==> flow/design.v <==
module SPI_MASTER( 
		  input clk,
        input [24-1:0]data_in,
		  input rst_n,
		  input en,
		  output reg sclk,dout,sync_n
		  );
   parameter [1:0] IDLE=2'b00,SEND=2'b01,SEND_n = 2'b10,END = 2'b11;
   reg [1:0] current_state=IDLE;
	reg [1:0] next_state=IDLE;
	reg [4:0] counter=24;
	reg [24-1:0] data_in_save;
	always@(posedge clk or negedge rst_n)begin
		if(!rst_n)
			current_state<= IDLE;
		else
			current_state<= next_state;
		end
	always@(current_state or sclk  or rst_n or en)begin
		next_state = IDLE;
		if(!rst_n)
			next_state = IDLE;
		else begin
			case(current_state)
				IDLE:begin
					if(en)begin
						next_state = SEND_n;
						end
					else
						next_state = IDLE;
					end
				SEND:begin
					if(counter==0)
						next_state=END;
					else if(!sclk) 
						next_state = SEND_n;
					else
						next_state = SEND;
					end
				SEND_n:begin
					if(sclk)
						next_state = SEND;
					else
						next_state = SEND_n;
					end
				END:begin
					if(counter>=10)
						next_state=IDLE;
					else
						next_state = END;
					end
				default:next_state = IDLE;
				endcase
			end
		end
	always@(posedge clk or negedge rst_n)begin
		if(!rst_n)begin
			end
		else begin
			case(next_state)
				IDLE: begin
					data_in_save <= data_in;
					counter <=24;
					sclk <= 1'b1;
					sync_n <= 1'b1;
					end
				SEND:begin
					sclk <= 1'b0;
					counter <= counter-1;
					end
				SEND_n:begin
					sclk <= 1'b1;
					dout <= data_in_save[counter-1];
					sync_n <= 1'b0;
					end
				END:begin
					sclk <= 1'b1;
					sync_n <= 1'b1;
					counter <= counter+1;
					end
				default:begin
					end
				endcase
			end
		end
	endmodule 
-- Reports on SPI_MASTER
Tool output for the design above, in the order of the flow.
Lines are those of the file above, counted from 1.
Library cell names are shortened.
A cell with - has no value.
- top: SPI_MASTER
- clock: clk
- cell library: sky130hd
- library corner: tt_025C_1v80

-- Elaborated design
Source: Yosys, flattened and elaborated, memories not mapped. Widths are those after wreduce. Registers that Yosys merges into a memory's read port (data or address) are not register bits. Print and check cells do not count. Equal cells are merged and count once.
- noted register bits after elaboration: 34
- noted output and inout bits: 3
- noted bits of input ports: 27
- reductions and logical operators: 11
- noted order comparisons: 1
- shifts and indexed selects: 1
- noted add/subtract/negate cells: 2
- noted eq/ne operators: 6
- mux-type cells: 9
- operator list (operator ; count):
    variable part select 24 x 6 -> 1 bit ; 1
    parallel mux 5 bit (select 3 bit) ; 1
    2-to-1 mux 2 bit ; 5
    == test 2 bit (second input constant) ; 4
    AND reduction 2 bit ; 4
    parallel mux 2 bit (select 4 bit) ; 1
    subtractor 5 x 1 -> 6 bit (second input constant) ; 1
    adder 5 x 1 -> 5 bit (second input constant) ; 1
    >= comparator 5 x 4 -> 1 bit (second input constant) ; 1
    logical NOT 5 bit ; 1
    == test 2 x 1 -> 1 bit (second input constant) ; 2
    logical NOT 2 bit ; 2
    parallel mux 1 bit (select 2 bit) ; 2
    nonzero test 3 bit ; 1
    OR reduction 3 bit ; 1
    nonzero test 2 bit ; 1
    OR reduction 2 bit ; 1

-- Depth
Depth = most cells in a row (Yosys ltp): at word level without a register or memory, in the mapped netlist without a sequential cell, where the memories' decode and read muxes count.
- depth after elaboration: 8
- noted ABC_AREA: 1
- gate-level depth with buffers at 14
- gate-level depth less buffers at 13

-- Netlist
Source: synth_stat.txt of the flow (Yosys; design flattened, memories mapped). It holds for the ABC_AREA given above (unset counts as 0); a run with the other value may have another netlist.
The area totals of this step are shown rounded.
- mapped cells: 183
- flip-flops at 34
- area of sequential cells: 1010 sq um
- buffer cells: 4
- synthesis area: 1830 sq um
- cell types (cell ; count ; total area (sq um)):
    edfxtp_1 ; 32 ; 960.922
    nand2_1 ; 46 ; 172.666
    nand3_1 ; 27 ; 135.13
    ha_1 ; 8 ; 100.096
    inv_1 ; 21 ; 78.826
    dfrtp_1 ; 2 ; 50.048
    nand2_4 ; 4 ; 45.043
    nand3_2 ; 4 ; 40.038
    nand2_2 ; 6 ; 37.536
    nor2_1 ; 7 ; 26.275
    nor2_4 ; 2 ; 22.522
    inv_2 ; 5 ; 18.768
    nor2_2 ; 3 ; 18.768
    o21ai_2 ; 2 ; 17.517
    a21oi_1 ; 3 ; 15.014
    buf_4 ; 2 ; 15.014
    clkbuf_8 ; 1 ; 13.763
    o211ai_2 ; 1 ; 12.512
Other cell types: 7; their cells: 7.

-- Path before layout
OpenSTA on the mapped netlist: ideal clock, no wires. The path of least setup slack (recovery checks aside). Input and output delay are each 20% of the period. Register names are those of the netlist, which keeps one name where synthesis merged equal registers.
- path kind: register to register
- start: register counter[0]
- end: register data_in_save[0]
- noted setup time: 0.379 ns
- path delay: 2.242 ns
- noted launch time at the first pin: 0.000 ns
- noted stages on the path: 11
- slack at 0.138 ns
- period: 2.38 ns
- data arrival time at 1.863 ns
- noted path buffers: 1
- data required time: 2.001 ns
- noted period reached after synthesis: 2.242 ns
"path delay" is the arrival time less input delay plus setup time.
"stages on the path": output pins that drive a net of the path, with the launching flip-flop's if there is one; two outputs of one cell count as two.
"period reached after synthesis" = period - worst setup slack (recovery checks aside). The figure is calculated, with input and output delays left at 20% of the set period.
Between the ends stands the longest chain of elaborated cells between them, by number of cells; it is not shown to be the way that was timed. Of several equally long chains one is given.
A line is the first line of the expression or statement that the cell stems from. Yosys adds cells for indexed reads and writes and turns some case tables into memories.
At most two assigning lines are given for a register; there are more.
- path through: edfxtp_1 > inv_2 > buf_4 > ha_1 > o21ai_2 > nand2_2 > o211ai_2 > nand2_4 > ha_1 > nand2_1 > inv_1
- length of the longest elaborated chain at 6
- elaborated cells on any way between the ends at 8
- those cells by class: 1 x compare; 4 x mux; 3 x reduce/logical
- ends and longest elaborated chain, after synthesis (element ; RTL line ; text):
    from (decl) ; 11 ; reg [4:0] counter=24;
    from (assign) ; 69 ; counter <= counter-1;
    from (assign) ; 79 ; counter <= counter+1;
    >= comparator 5 x 4 -> 1 bit ; 47 ; if(counter>=10)
    2-to-1 mux 2 bit ; 47 ;
    parallel mux 2 bit (select 4 bit) ; 24 ; case(current_state)
    2-to-1 mux 2 bit ; 21 ; if(!rst_n)
    logical NOT 2 bit ; 60 ; case(next_state)
    AND reduction 2 bit ; - ;
    to (assign) ; 62 ; data_in_save <= data_in;
    to (decl) ; 12 ; reg [24-1:0] data_in_save;

-- Timing after layout
Path of least setup slack in the final report of record 2 (OpenROAD, finished layout, wires in). Where an end is a register, its clock arrival counts in the times.
- path kind: register to register
- start: register counter[0]
- end: register data_in_save[9]
- noted stages on the path: 11
- period: 2.11 ns
- noted setup time: 0.24 ns
- noted launch time at the first pin: 0.29 ns
- data required time: 2.16 ns
- noted path buffers: 2
- slack at 0.09 ns
- data arrival time at 2.06 ns
Between the ends stands the longest chain of elaborated cells between them, by number of cells; it is not shown to be the way that was timed. Of several equally long chains one is given.
At most two assigning lines are given for a register; there are more.
- path through: edfxtp_1 > inv_2 > buf_6 > ha_4 > nand3_4 > o211ai_4 > nand2_4 > ha_4 > nand2_2 > clkinvlp_4 > buf_12
- length of the longest elaborated chain at 6
- elaborated cells on any way between the ends at 8
- those cells by class: 1 x compare; 4 x mux; 3 x reduce/logical
- ends and longest elaborated chain, post-layout (element ; RTL line ; text):
    from (decl) ; 11 ; reg [4:0] counter=24;
    from (assign) ; 69 ; counter <= counter-1;
    from (assign) ; 79 ; counter <= counter+1;
    >= comparator 5 x 4 -> 1 bit ; 47 ; if(counter>=10)
    2-to-1 mux 2 bit ; 47 ;
    parallel mux 2 bit (select 4 bit) ; 24 ; case(current_state)
    2-to-1 mux 2 bit ; 21 ; if(!rst_n)
    logical NOT 2 bit ; 60 ; case(next_state)
    AND reduction 2 bit ; - ;
    to (assign) ; 62 ; data_in_save <= data_in;
    to (decl) ; 12 ; reg [24-1:0] data_in_save;

--- measured runs ---
Measured data: module SPI_MASTER, platform sky130hd, 2 stored runs of the flow under differing settings, order arbitrary. Input and output delays are each 20% of the period that was set; the output load is 0.01 pF.
By "period achieved" is meant the clock period of the run minus its worst setup slack. This is arithmetic on one report: input and output delays are still those of the set period (20% each).
By "time used up by the worst setup path" is meant the share of the clock period that the worst setup path is allowed (20% is reserved at inputs, 20% at outputs), minus its slack. Clock arrival times at its registers enter into it.
"overall power": no workload was simulated; the value follows from the tool's default switching activity.
The results are shown rounded.

Record 1

==> flow/run.sh <==
#!/bin/bash
# the make line also repeats the synthesis and layout settings of config.mk as NAME=value (left out here)
make -C /OpenROAD-flow-scripts/flow DESIGN_CONFIG=/design/flow/config.mk WORK_HOME=/design/flow/orfs CLKGATE_MAP_FILE= finish
==> flow/config.mk <==
export PLATFORM = sky130hd
export DESIGN_NAME = SPI_MASTER
export DESIGN_NICKNAME = SPI_MASTER
export VERILOG_FILES = /design/flow/design.v
export SDC_FILE = /design/flow/constraint.sdc
export NUM_CORES = 4
export LEC_CHECK = 0
export CAP_MARGIN = 5
export CELL_PAD_IN_SITES_DETAIL_PLACEMENT = 1
export CELL_PAD_IN_SITES_GLOBAL_PLACEMENT = 3
export CORE_MARGIN = 2
export CORE_UTILIZATION = 70
export CTS_CLUSTER_DIAMETER = 227
export GPL_ROUTABILITY_DRIVEN = 1
export GPL_TIMING_DRIVEN = 0
export PLACE_DENSITY = 0.44
export SLEW_MARGIN = 20
==> flow/constraint.sdc <==
create_clock -name core_clock -period 2.94 [get_ports {clk}]
set_input_delay 0.5880 -clock core_clock [delete_from_list [all_inputs] [get_ports {clk}]]
set_output_delay 0.5880 -clock core_clock [all_outputs]
set_load 0.01 [all_outputs]

Record 1: not finished: placement ended with error GPL-0301.

Record 2

==> flow/run.sh <==
#!/bin/bash
# the make line also repeats the synthesis and layout settings of config.mk as NAME=value (left out here)
make -C /OpenROAD-flow-scripts/flow DESIGN_CONFIG=/design/flow/config.mk WORK_HOME=/design/flow/orfs CLKGATE_MAP_FILE= finish
==> flow/config.mk <==
export PLATFORM = sky130hd
export DESIGN_NAME = SPI_MASTER
export DESIGN_NICKNAME = SPI_MASTER
export VERILOG_FILES = /design/flow/design.v
export SDC_FILE = /design/flow/constraint.sdc
export NUM_CORES = 4
export LEC_CHECK = 0
export ABC_AREA = 1
export CAP_MARGIN = 20
export CELL_PAD_IN_SITES_DETAIL_PLACEMENT = 2
export CELL_PAD_IN_SITES_GLOBAL_PLACEMENT = 0
export CORE_ASPECT_RATIO = 0.64
export CORE_MARGIN = 2
export CORE_UTILIZATION = 30
export CTS_CLUSTER_SIZE = 17
export GPL_ROUTABILITY_DRIVEN = 1
export PLACE_DENSITY_LB_ADDON = 0.26
export SETUP_SLACK_MARGIN = 0.49
export SLEW_MARGIN = 20
export TNS_END_PERCENT = 40
==> flow/constraint.sdc <==
create_clock -name core_clock -period 2.11 [get_ports {clk}]
set_input_delay 0.4220 -clock core_clock [delete_from_list [all_inputs] [get_ports {clk}]]
set_output_delay 0.4220 -clock core_clock [all_outputs]
set_load 0.01 [all_outputs]

Measured in record 2:
- setup slack of the worst path: 0.094 ns
- chip area in the Yosys report at 1,830 sq um
- noted the period achieved: 2.016 ns
- noted the overall power: 1.83 mW
- time used up by the worst setup path at 2.02 ns
- worst path kind: register to register
- noted the overall die area: 6,770 sq um
- noted the utilization after layout: 0.453
--- end ---
